==> flow/design.v <==
module spi_main (
    input clk,
    input reset,
    input [7:0] data_in,
    input load,
    output reg [7:0] data_out,
    output reg ready,
    output reg done,
    output reg mosi,
    input miso,
    output reg sclk,
    output reg cs
);
reg [2:0] bit_count;
reg [7:0] temp_data_out;
reg toggle_sclk;
always @(posedge clk) begin
    if (reset) begin
        bit_count <= 3'b111;  
        done <= 0;
        ready <= 0;
        mosi <= 0;
        sclk <= 0;
        cs <= 1;  
        toggle_sclk <= 0;
        temp_data_out <= 0;
    end
    else if (load) begin
        cs <= 0;  
        temp_data_out <= data_in;  
        bit_count <= 3'b111;  
    end
    else if (!cs) begin
        if (bit_count != 3'b111 || toggle_sclk) begin  
            toggle_sclk <= !toggle_sclk;  
            sclk <= toggle_sclk;  
            if (toggle_sclk) begin
                mosi <= temp_data_out[7];  
                temp_data_out <= temp_data_out << 1;  
                temp_data_out[0] <= miso;  
                if (bit_count == 0) begin
                    cs <= 1;  
                    done <= 1;  
                    ready <= 1;  
                    data_out <= temp_data_out;  
                end
                bit_count <= bit_count - 1;  
            end
        end
    end
    else begin
        done <= 0;
        ready <= 0;
    end
end
endmodule
==> From RTL to reports: spi_main <==
What the tools print for spi_main, step after step.
Line numbers count from 1 in the design file above.
Operators carry their Yosys type and port widths (W data, S select, Z words).
Cell names lack the library's common part.
{ "inputs": {"design": "spi_main", "clock": "clk", "cell_library": "sky130hd", "lib_corner": "tt_025C_1v80"} }

==> Elaborated design <==
Counts by Yosys on the flattened word-level netlist (proc, flatten, opt, wreduce; memories kept). Register bits leave out memories and registers merged into their read ports (data or address). Print and check cells are left out. Cells with the same type and inputs are merged into one.
{ "word_totals": {"reg_bits": 24, "latch_bits": 0, "ram_bits": 0, "rom_bits": 0, "clocked_rd_ports_x_width": 0, "mem_count": 0} }
{ "op_classes": {"n_addsub": 1, "n_mul": 0, "div_mod_pow": 0, "cmp": 0, "n_eq": 2, "shifts": 0, "mux": 17, "bitwise": 3, "reduce_and_logical": 15} }
{ "ops": {"columns": ["operator", "n"], "rows": [
  ["$mux W7", 4],
  ["$mux W1", 13],
  ["$reduce_bool A2 Y1", 5],
  ["$reduce_and A3 Y1", 3],
  ["$reduce_and A4 Y1", 2],
  ["$reduce_and A6 Y1", 1],
  ["$not A1 Y1", 3],
  ["$sub A3 B1 Y3 const B", 1],
  ["$ne A3 B3 Y1 const B", 1],
  ["$logic_not A3 Y1", 1],
  ["$ne A2 B2 Y1 const B", 1],
  ["$reduce_or A2 Y1", 1],
  ["$logic_or A1 B1 Y1", 1],
  ["$logic_not A1 Y1", 1]
]} }

==> Longest topological paths <==
Yosys ltp: most cells in a row. Word level: on the elaborated netlist, between registers, memories and ports. Mapped: between sequential cells and ports; inverters and the memories' decode and read muxes count.
{ "depth": {"depth_word": 6, "ABC_AREA": 0, "depth_mapped": 5} }

==> Mapped cells and area <==
The flow's flattened synthesis, as Yosys stat reports it; memories are mapped. The netlist is that of the ABC_AREA named above (0 if unset); the other value can give another one.
Totals and module areas in this step are rounded.
{ "mapped": {"mapped_cells": 91, "synth_area_um2": 1030, "flip_flops": 24, "n_buf": 6} }
{ "types": {"columns": ["type", "n"], "rows": [
  ["dfxtp_1", 16],
  ["edfxtp_1", 8],
  ["a2111oi_2", 7],
  ["nor2_1", 19],
  ["ha_1", 3],
  ["nor3_1", 5],
  ["mux2i_1", 2],
  ["nor3_2", 2],
  ["o21ai_0", 4],
  ["a21oi_1", 3],
  ["buf_4", 2],
  ["nor2b_4", 1],
  ["a211oi_2", 1],
  ["nor3b_2", 1],
  ["buf_6", 1],
  ["buf_2", 2],
  ["a211o_1", 1],
  ["xnor2_1", 1]
]} }
Other cell types: 11; their cells: 12.

==> Path before layout <==
OpenSTA on the mapped netlist: ideal clock, no wires. The path of least setup slack (recovery checks aside). Input and output delay are each 20% of the period. Register names are those of the netlist, which keeps one name where synthesis merged equal registers.
{ "synth_timing": {"path_type": "in2reg", "start": "in load", "end": "reg data_out[0]", "clock_period_ns": 4.01, "input_delay_ns": 0.802, "setup_ns": 0.395, "t_arrival_ns": 1.913, "setup_slack_ns": 1.702, "delay_ns": 1.506, "path_stages": 2, "path_buffers": 1, "synth_period_reached_ns": 2.308} }
"delay_ns" is the arrival time less input delay plus setup time.
"path_stages" counts driving pins, that of a launching flip-flop among them; a cell with two outputs on the path counts twice.
"synth_period_reached_ns" is the clock period less the worst setup slack; recovery checks do not enter. This is arithmetic on one report: input and output delays are still those of the set period (20% each).
The rows between start and end are the longest chain of elaborated cells between them; the timing report does not say that the signal goes this way. Where chains are equally long, one stands for them.
Each line given opens the expression or statement behind the cell; cells for indexed reads and writes are added by Yosys, which also makes memories of some case tables.
{ "synth_via": {"cell_sequence": "clkbuf_1 -> nor4_1", "elab_chain_cells": 2} }
{ "synth_lines": {"columns": ["element", "line", "text"], "rows": [
  ["from (decl)", 5, "input load,"],
  ["$not A1 Y1", null, null],
  ["$reduce_and A6 Y1", null, null],
  ["to (assign)", 45, "data_out <= temp_data_out;"],
  ["to (decl)", 6, "output reg [7:0] data_out,"]
]} }

==> Path in the finished layout <==
Path of least setup slack in the final report of flow run A (OpenROAD, finished layout, wires in). Where an end is a register, its clock arrival counts in the times.
{ "layout_timing": {"path_type": "reg2out", "start": "reg cs", "end": "out cs", "clock_period_ns": 2.31, "output_delay_ns": 0.46, "t_arrival_ns": 1.33, "setup_slack_ns": 0.52, "path_stages": 2, "path_buffers": 1} }
At most two assigning lines are given for a register; there are more.
{ "layout_via": {"cell_sequence": "dfxtp_2 -> clkdlybuf4s50_1", "elab_chain_cells": 0} }
{ "layout_lines": {"columns": ["element", "line", "text"], "rows": [
  ["from (decl)", 12, "output reg cs"],
  ["from (assign)", 24, "cs <= 1;"],
  ["from (assign)", 29, "cs <= 0;"],
  ["to (decl)", 12, null]
]} }

# Flow runs of spi_main

Top module spi_main; platform sky130hd; tools Yosys and OpenROAD; 2 stored runs in no particular order. Input and output delays are each 20% of the period that was set; the output load is 0.01 pF.
"timing.achieved_period_ns" is the run's clock period less its worst setup slack. It is reckoned from that one timing run; input and output delays stay at 20% of the period that was set.
By "critical_path_time_ns" is meant the share of the clock period that the worst setup path is allowed (20% is reserved at inputs, 20% at outputs), minus its slack. Clock arrival times at its registers enter into it.
"totalPower_uw" is the tool's figure for a default switching activity; nothing was simulated.
Values from the reports are rounded here.
[
  {
    "run": "flow run A",
    "settings": { "period_ns": 2.31, "SETUP_SLACK_MARGIN": 0.45, "CAP_MARGIN": 20, "CORE_MARGIN": 2, "CORE_UTILIZATION": 40, "SLEW_MARGIN": 20 },
    "results": { "timing.hold.ws_ns": 0.481, "cell_area_final_um2": 1340, "fin_util_pct": 54.4, "timing.achieved_period_ns": 1.793, "design.die.area_um2": 3010, "critical_path_time_ns": 1.33, "critical_path_type": "reg2out", "totalPower_uw": 710, "synth_area_um2": 1030, "worst_setup_slack_ns": 0.517 }
  },
  {
    "run": "flow run B",
    "settings": { "period_ns": 1.45, "CORE_UTILIZATION": 69, "PLACE_DENSITY": 0.64, "CORE_ASPECT_RATIO": 0.91, "SLEW_MARGIN": 35, "MIN_ROUTING_LAYER": "met1", "MAX_ROUTING_LAYER": "met5", "CAP_MARGIN": 20, "CORE_MARGIN": 2 },
    "outcome": "unfinished; error DPL-0033 in clock tree synthesis"
  }
]
