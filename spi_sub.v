==> flow/design.v <==
module spi_sub (
    input reset,
    input [7:0] data_in,
    input load,
    output reg [7:0] data_out,
    output reg ready,
    output reg done,
    input mosi,
    output reg miso,
    input sclk,
    input cs
);
reg [7:0] shift_reg_in;  
reg [7:0] shift_reg_out;  
reg [2:0] bit_count = 0;  
reg load_reg = 0;  
always @(negedge sclk or posedge reset) begin
    if (reset) begin
        shift_reg_in <= 0;
        shift_reg_out <= 0;
        data_out <= 0;
        ready <= 0;
        done <= 0;
        miso <= 1'b0;
        bit_count <= 0;
        load_reg <= 0;
    end else if (!cs) begin
        if (load && !load_reg) begin
            shift_reg_out <= data_in;
            load_reg <= 1;
            done <= 1;  
        end else if (load_reg) begin
            if (bit_count < 8) begin
                miso <= shift_reg_out[7];  
                shift_reg_out <= shift_reg_out << 1;  
                shift_reg_in <= (shift_reg_in << 1) | mosi;  
                bit_count <= bit_count + 1;
            end
            if (bit_count == 7) begin
                ready <= 1;  
                data_out <= shift_reg_in;  
                bit_count <= 0;  
                load_reg <= 0;  
            end
        end
    end else if (cs) begin
        done <= 0;
        ready <= 0;
    end
end
endmodule
# Tool chain data of spi_sub
# The steps from the RTL of spi_sub to its reports follow in flow order.
# Lines are those of the file above, counted from 1.
# Cell names lack the library's common part.
# Not given: n/a
[setup]
top = "spi_sub"
clock_port = "sclk"
library = "sky130hd"
lib_corner = "tt_025C_1v80"

# After elaboration
# Counts by Yosys on the flattened word-level netlist (proc, flatten, opt, wreduce; memories kept). Register bits leave out memories and registers merged into their read ports (data or address). Print and check cells are left out. Cells with the same type and inputs are merged into one.
[op_classes]
addsub = 1
compare = 1
n_eq = 2
muxes = 14
logic = 3
reduce_logical = 13
[ops]
columns = ["cell", "n"]
rows = [
  ["8-bit 2-to-1 mux", 3],
  ["2-bit nonzero test", 6],
  ["4-bit AND reduction", 3],
  ["1-bit 2-to-1 mux", 9],
  ["8-bit by 1-bit OR with 8-bit output", 1],
  ["3-bit AND reduction", 2],
  ["3-bit 2-to-1 mux", 2],
  ["3-bit by 4-bit less-than comparator with 1-bit output with constant B", 1],
  ["3-bit by 1-bit adder with 3-bit output with constant B", 1],
  ["3-bit equality test with constant B", 1],
  ["1-bit inverter", 2],
  ["2-bit inequality test with constant B", 1],
  ["1-bit logical AND", 1],
  ["1-bit zero test", 1],
]
[bits]
reg_bits = 31
output_inout_bits = 11
wordCells = 42

# Logic depth
# Yosys ltp: most cells in a row. Word level: on the elaborated netlist, between registers, memories and ports. Mapped: between sequential cells and ports; inverters and the memories' decode and read muxes count.
[logic_depth]
ltp_word = 5
abc_area = 0
ltp_mapped = 4
ltp_nobuf = 4

# After synthesis
# The flow's flattened synthesis, as Yosys stat reports it; memories are mapped. The netlist is that of the ABC_AREA named above (0 if unset); the other value can give another one.
[types]
columns = ["type", "n", "area_total_um2"]
rows = [
  ["dfrtn_1", 31, 775.744],
  ["mux2_4", 8, 120.115],
  ["mux2_1", 10, 112.608],
  ["nor4b_1", 7, 61.309],
  ["a211oi_1", 7, 52.55],
  ["nor3b_1", 7, 52.55],
  ["inv_1", 10, 37.536],
  ["ha_1", 2, 25.024],
  ["mux2_2", 2, 22.522],
  ["nand3b_4", 1, 20.019],
  ["buf_2", 3, 15.014],
  ["nand2b_1", 2, 12.512],
  ["nor2b_1", 2, 12.512],
  ["o21bai_2", 1, 11.261],
  ["a21oi_1", 2, 10.01],
  ["a32o_1", 1, 10.01],
  ["buf_4", 1, 7.507],
  ["clkbuf_1", 2, 7.507],
]
# Other cell types: 2; their cells: 3.
[synth_totals]
cells = 102
synth_area_um2 = 1381.3
flip_flops = 31

# Design spi_sub on sky130hd. What follows are 2 stored runs of the flow, each under its own settings; their order means nothing. The constraints put input and output delay at 20% of the set period each and load the outputs with 0.01 pF.
# "power_total_w" is the tool's figure for a default switching activity; nothing was simulated.

[[run]]
name = "job 1"
[run.settings]
period_ns = 3.14
SETUP_SLACK_MARGIN = 0.1
CAP_MARGIN = 20
CORE_MARGIN = 2
CORE_UTILIZATION = 40
SLEW_MARGIN = 20
[run.results]
final_hold_ws_ns = 0.435
design.die.area_um2 = 3939.4
tns_ns = 0.000
final_stdcell_area_um2 = 1796.7
finalUtil_frac = 0.538
power_total_w = 0.001521
ws_setup_ns = 0.077
synthesis_area_um2 = 1381.3

[[run]]
name = "job 2"
[run.settings]
period_ns = 3.95
CORE_UTILIZATION = 63
PLACE_DENSITY = 0.89
HOLD_SLACK_MARGIN = 0.04
CORE_ASPECT_RATIO = 1.76
CELL_PAD_IN_SITES_DETAIL_PLACEMENT = 2
TNS_END_PERCENT = 60
ABC_AREA = 0
GPL_ROUTABILITY_DRIVEN = 1
CAP_MARGIN = 5
MIN_ROUTING_LAYER = "met2"
MAX_ROUTING_LAYER = "met4"
CORE_MARGIN = 2
SLEW_MARGIN = 20
[run.results]
outcome = "no results, placement failed with DPL-0033"
