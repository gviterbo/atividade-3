==> flow/design.v <==
module sr_p2s (  
    input reset,
    input clk,
    input [7:0] data_in,
    input load,
    output reg data_out,
    output reg ready
);
reg [2:0] size;
reg [7:0] data_out_reg;
always @(posedge clk) begin
    if (reset) begin
        size = 0;
        data_out_reg = 0;
    end else if (load) begin
        size = 7;
        data_out_reg = data_in;
    end else if (size != 0) begin
        size = size - 1;
        data_out_reg = {data_out_reg[6:0], 1'b0};
    end else begin
        data_out_reg = 0;
    end
    ready = (size == 0);
    data_out = data_out_reg[7];
end
endmodule
======== Step by step through the tools: sr_p2s ========
The steps from the RTL of sr_p2s to its reports follow in flow order.
Line numbers count from 1 in the design file above.
The mark - stands for no value.
design
  top ..................................... sr_p2s
  clock port .............................. clk
  library ................................. sky130hd
  timing corner ........................... tt_025C_1v80

======== Elaborated design ========
Yosys after proc, flatten, opt, wreduce and memory -nomap, before mapping. Enables and synchronous resets that opt folds into registers are not counted as muxes. Memory bits, and registers merged into a memory's read port (data or address), are not among the register bits. Print and check cells are not counted. Equal cells are merged and count once.
storage and ports
  flip-flop bits (word level) ............. 12
  input bits .............................. 11
  output and inout bits ................... 2
  elaborated cells ........................ 12
cells by class
  add/sub/neg operators ................... 1
  mux-type cells .......................... 5
  reductions and logical operators ........ 2
operators with widths
  kind                                       count
  2-to-1 mux 8 bit                           2
  2-to-1 mux 3 bit                           3
  subtractor 3 x 1 -> 3 bit with constant B  1
  logical NOT 3 bit                          1
  nonzero test 3 bit                         1

======== Depth ========
Depth = most cells in a row (Yosys ltp): at word level without a register or memory, in the mapped netlist without a sequential cell, where the memories' decode and read muxes count.
depth
  word-level depth ........................ 5
  ABC_AREA ................................ 0
  depth in mapped cells ................... 6
  mapped depth without buffers ............ 6

======== Synthesis result ========
The flow's flattened synthesis, as Yosys stat reports it; memories are mapped. The netlist is that of the ABC_AREA named above (0 if unset); the other value can give another one.
synthesis totals
  cell count .............................. 48
  synthesis area .......................... 459.2 um^2
  mapped flip-flops ....................... 12
  buffers ................................. 2
cell types
  type                       count  total area (um^2)
  sky130_fd_sc_hd__dfxtp_1   12     240.23
  sky130_fd_sc_hd__a22oi_1   7      52.55
  sky130_fd_sc_hd__nor2_1    12     45.043
  sky130_fd_sc_hd__ha_1      3      37.536
  sky130_fd_sc_hd__inv_1     4      15.014
  sky130_fd_sc_hd__nand2b_1  2      12.512
  sky130_fd_sc_hd__buf_2     2      10.01
  sky130_fd_sc_hd__mux2i_1   1      10.01
  sky130_fd_sc_hd__and3b_1   1      8.758
  sky130_fd_sc_hd__xnor2_1   1      8.758
  sky130_fd_sc_hd__a21o_1    1      7.507
  sky130_fd_sc_hd__nor2_2    1      6.256
  sky130_fd_sc_hd__a21oi_1   1      5.005

======== Path before layout ========
Path of least setup slack by OpenSTA after synthesis, without wires, with an ideal clock, recovery checks aside; 20% of the period is set as input and as output delay. Where synthesis merged equal registers, the netlist keeps one of their names.
timing after synthesis
  path type ............................... reg2reg
  start ................................... reg size[0]
  end ..................................... reg size[1]
  period .................................. 2.72 ns
  launch time at the first pin ............ 0.000 ns
  arrival ................................. 1.159 ns
  setup slack ............................. 1.444 ns
  path delay .............................. 1.276 ns
  stages .................................. 7
  buffers on the path ..................... 0
  period reached after synthesis .......... 1.276 ns
"path delay" = arrival - input delay + setup time.
"stages": output pins that drive a net of the path, with the launching flip-flop's if there is one; two outputs of one cell count as two.
"period reached after synthesis" is the clock period less the worst setup slack; recovery checks do not enter. This is arithmetic on one report: input and output delays are still those of the set period (20% each).
The rows between start and end are the longest chain of elaborated cells between them; the timing report does not say that the signal goes this way. Where chains are equally long, one stands for them.
Each line given opens the expression or statement behind the cell; cells for indexed reads and writes are added by Yosys, which also makes memories of some case tables.
At most two assigning lines are given for a register; there are more.
between the ends, after synthesis
  cells stage by stage .................... sky130_fd_sc_hd__dfxtp_1 -> sky130_fd_sc_hd__inv_1 -> sky130_fd_sc_hd__ha_1 -> sky130_fd_sc_hd__ha_1 -> sky130_fd_sc_hd__nand2b_1 -> sky130_fd_sc_hd__a21oi_1 -> sky130_fd_sc_hd__nor2_1
  length of the longest elaborated chain .. 4
RTL lines, path after synthesis
  what                       line  text
  start, declared            9     reg [2:0] size;
  start, assigned            13    size = 0;
  start, assigned            19    size = size - 1;
  subtractor 3 x 1 -> 3 bit  19
  2-to-1 mux 3 bit           18    end else if (size != 0) begin
  2-to-1 mux 3 bit           15    end else if (load) begin
  2-to-1 mux 3 bit           12    if (reset) begin
  end, assigned              13
  end, assigned              19
  end, declared              9

======== Timing after layout ========
From the final timing report of flow run 1: the path of least setup slack in the routed layout; clock arrival at registers is part of the times.
timing post-layout
  path type ............................... reg2reg
  start ................................... reg size[1]
  end ..................................... reg ready
  period .................................. 0.851 ns
  launch time at the first pin ............ 0.28 ns
  arrival ................................. 1.46 ns
  setup slack ............................. -0.37 ns
  stages .................................. 7
  buffers on the path ..................... 0
The rows between start and end are the longest chain of elaborated cells between them; the timing report does not say that the signal goes this way. Where chains are equally long, one stands for them.
At most two assigning lines are given for a register; there are more.
between the ends, post-layout
  cells stage by stage .................... sky130_fd_sc_hd__dfxtp_2 -> sky130_fd_sc_hd__inv_2 -> sky130_fd_sc_hd__ha_4 -> sky130_fd_sc_hd__ha_4 -> sky130_fd_sc_hd__nand2b_4 -> sky130_fd_sc_hd__mux2i_1 -> sky130_fd_sc_hd__a21o_1
  length of the longest elaborated chain .. 5
RTL lines, path post-layout
  what                       line  text
  start, declared            9     reg [2:0] size;
  start, assigned            13    size = 0;
  start, assigned            19    size = size - 1;
  subtractor 3 x 1 -> 3 bit  19
  2-to-1 mux 3 bit           18    end else if (size != 0) begin
  2-to-1 mux 3 bit           15    end else if (load) begin
  2-to-1 mux 3 bit           12    if (reset) begin
  logical NOT 3 bit          24    ready = (size == 0);
  end, assigned              24
  end, declared              7     output reg ready

Memo
Re: implementation data of sr_p2s

Settings and measured results of 2 stored flow runs for module sr_p2s (sky130hd), not sorted in any way. The constraints put input and output delay at 20% of the set period each and load the outputs with 0.01 pF.
"reached clock period": clock period set for the run, less the worst setup slack. It is reckoned from that one timing run; input and output delays stay at 20% of the period that was set.
"worst setup path time": the worst setup path's part of the clock period (all of it between registers, 20% less for each end at a port) less its slack. A launch clock that arrives late makes it longer, a capture clock that arrives late makes it shorter.
"power consumption": no workload was simulated; the value follows from the tool's default switching activity.

---- flow run 1 ----
settings
  period_ns = 0.851
  CORE_UTILIZATION = 33
  SETUP_SLACK_MARGIN = 0.25
  PLACE_DENSITY_LB_ADDON = 0.13
  CORE_MARGIN = 9
  CELL_PAD_IN_SITES_GLOBAL_PLACEMENT = 3
  CELL_PAD_IN_SITES_DETAIL_PLACEMENT = 1
  TNS_END_PERCENT = 40
  CTS_CLUSTER_DIAMETER = 41
  CAP_MARGIN = 20
  SLEW_MARGIN = 20
results
  post-synthesis cell area ................ 459.2 um^2
  utilization of the finished layout ...... 56.2%
  standard-cell area of the final layout .. 730.7 um^2
  worst slack on setup checks ............. -0.368 ns
  total die area .......................... 3058.1 um^2
  worst setup path time ................... 1.22 ns
  critical path kind ...................... reg2reg
  power consumption ....................... 1421 µW
  worst hold slack in the final report .... 0.245 ns
  total negative setup slack .............. -3.407 ns
  reached clock period .................... 1.219 ns

---- flow run 2 ----
settings
  period_ns = 1.35
  CORE_UTILIZATION = 25
  PLACE_DENSITY_LB_ADDON = 0.27
  CORE_MARGIN = 8
  CELL_PAD_IN_SITES_GLOBAL_PLACEMENT = 2
  CELL_PAD_IN_SITES_DETAIL_PLACEMENT = 0
  ABC_AREA = 0
  GPL_TIMING_DRIVEN = 0
  GPL_ROUTABILITY_DRIVEN = 1
  CTS_CLUSTER_DIAMETER = 279
  SLEW_MARGIN = 25
  MIN_ROUTING_LAYER = met1
  MAX_ROUTING_LAYER = met5
  CAP_MARGIN = 20
results
  post-synthesis cell area ................ 459.2 um^2
  utilization of the finished layout ...... 38.0%
  standard-cell area of the final layout .. 656.9 um^2
  worst slack on setup checks ............. 0.093 ns
  total die area .......................... 3463.9 um^2
  worst setup path time ................... 1.26 ns
  critical path kind ...................... reg2reg
  power consumption ....................... 735.4 µW
  worst hold slack in the final report .... 0.471 ns
  total negative setup slack .............. 0.000 ns
  reached clock period .................... 1.257 ns
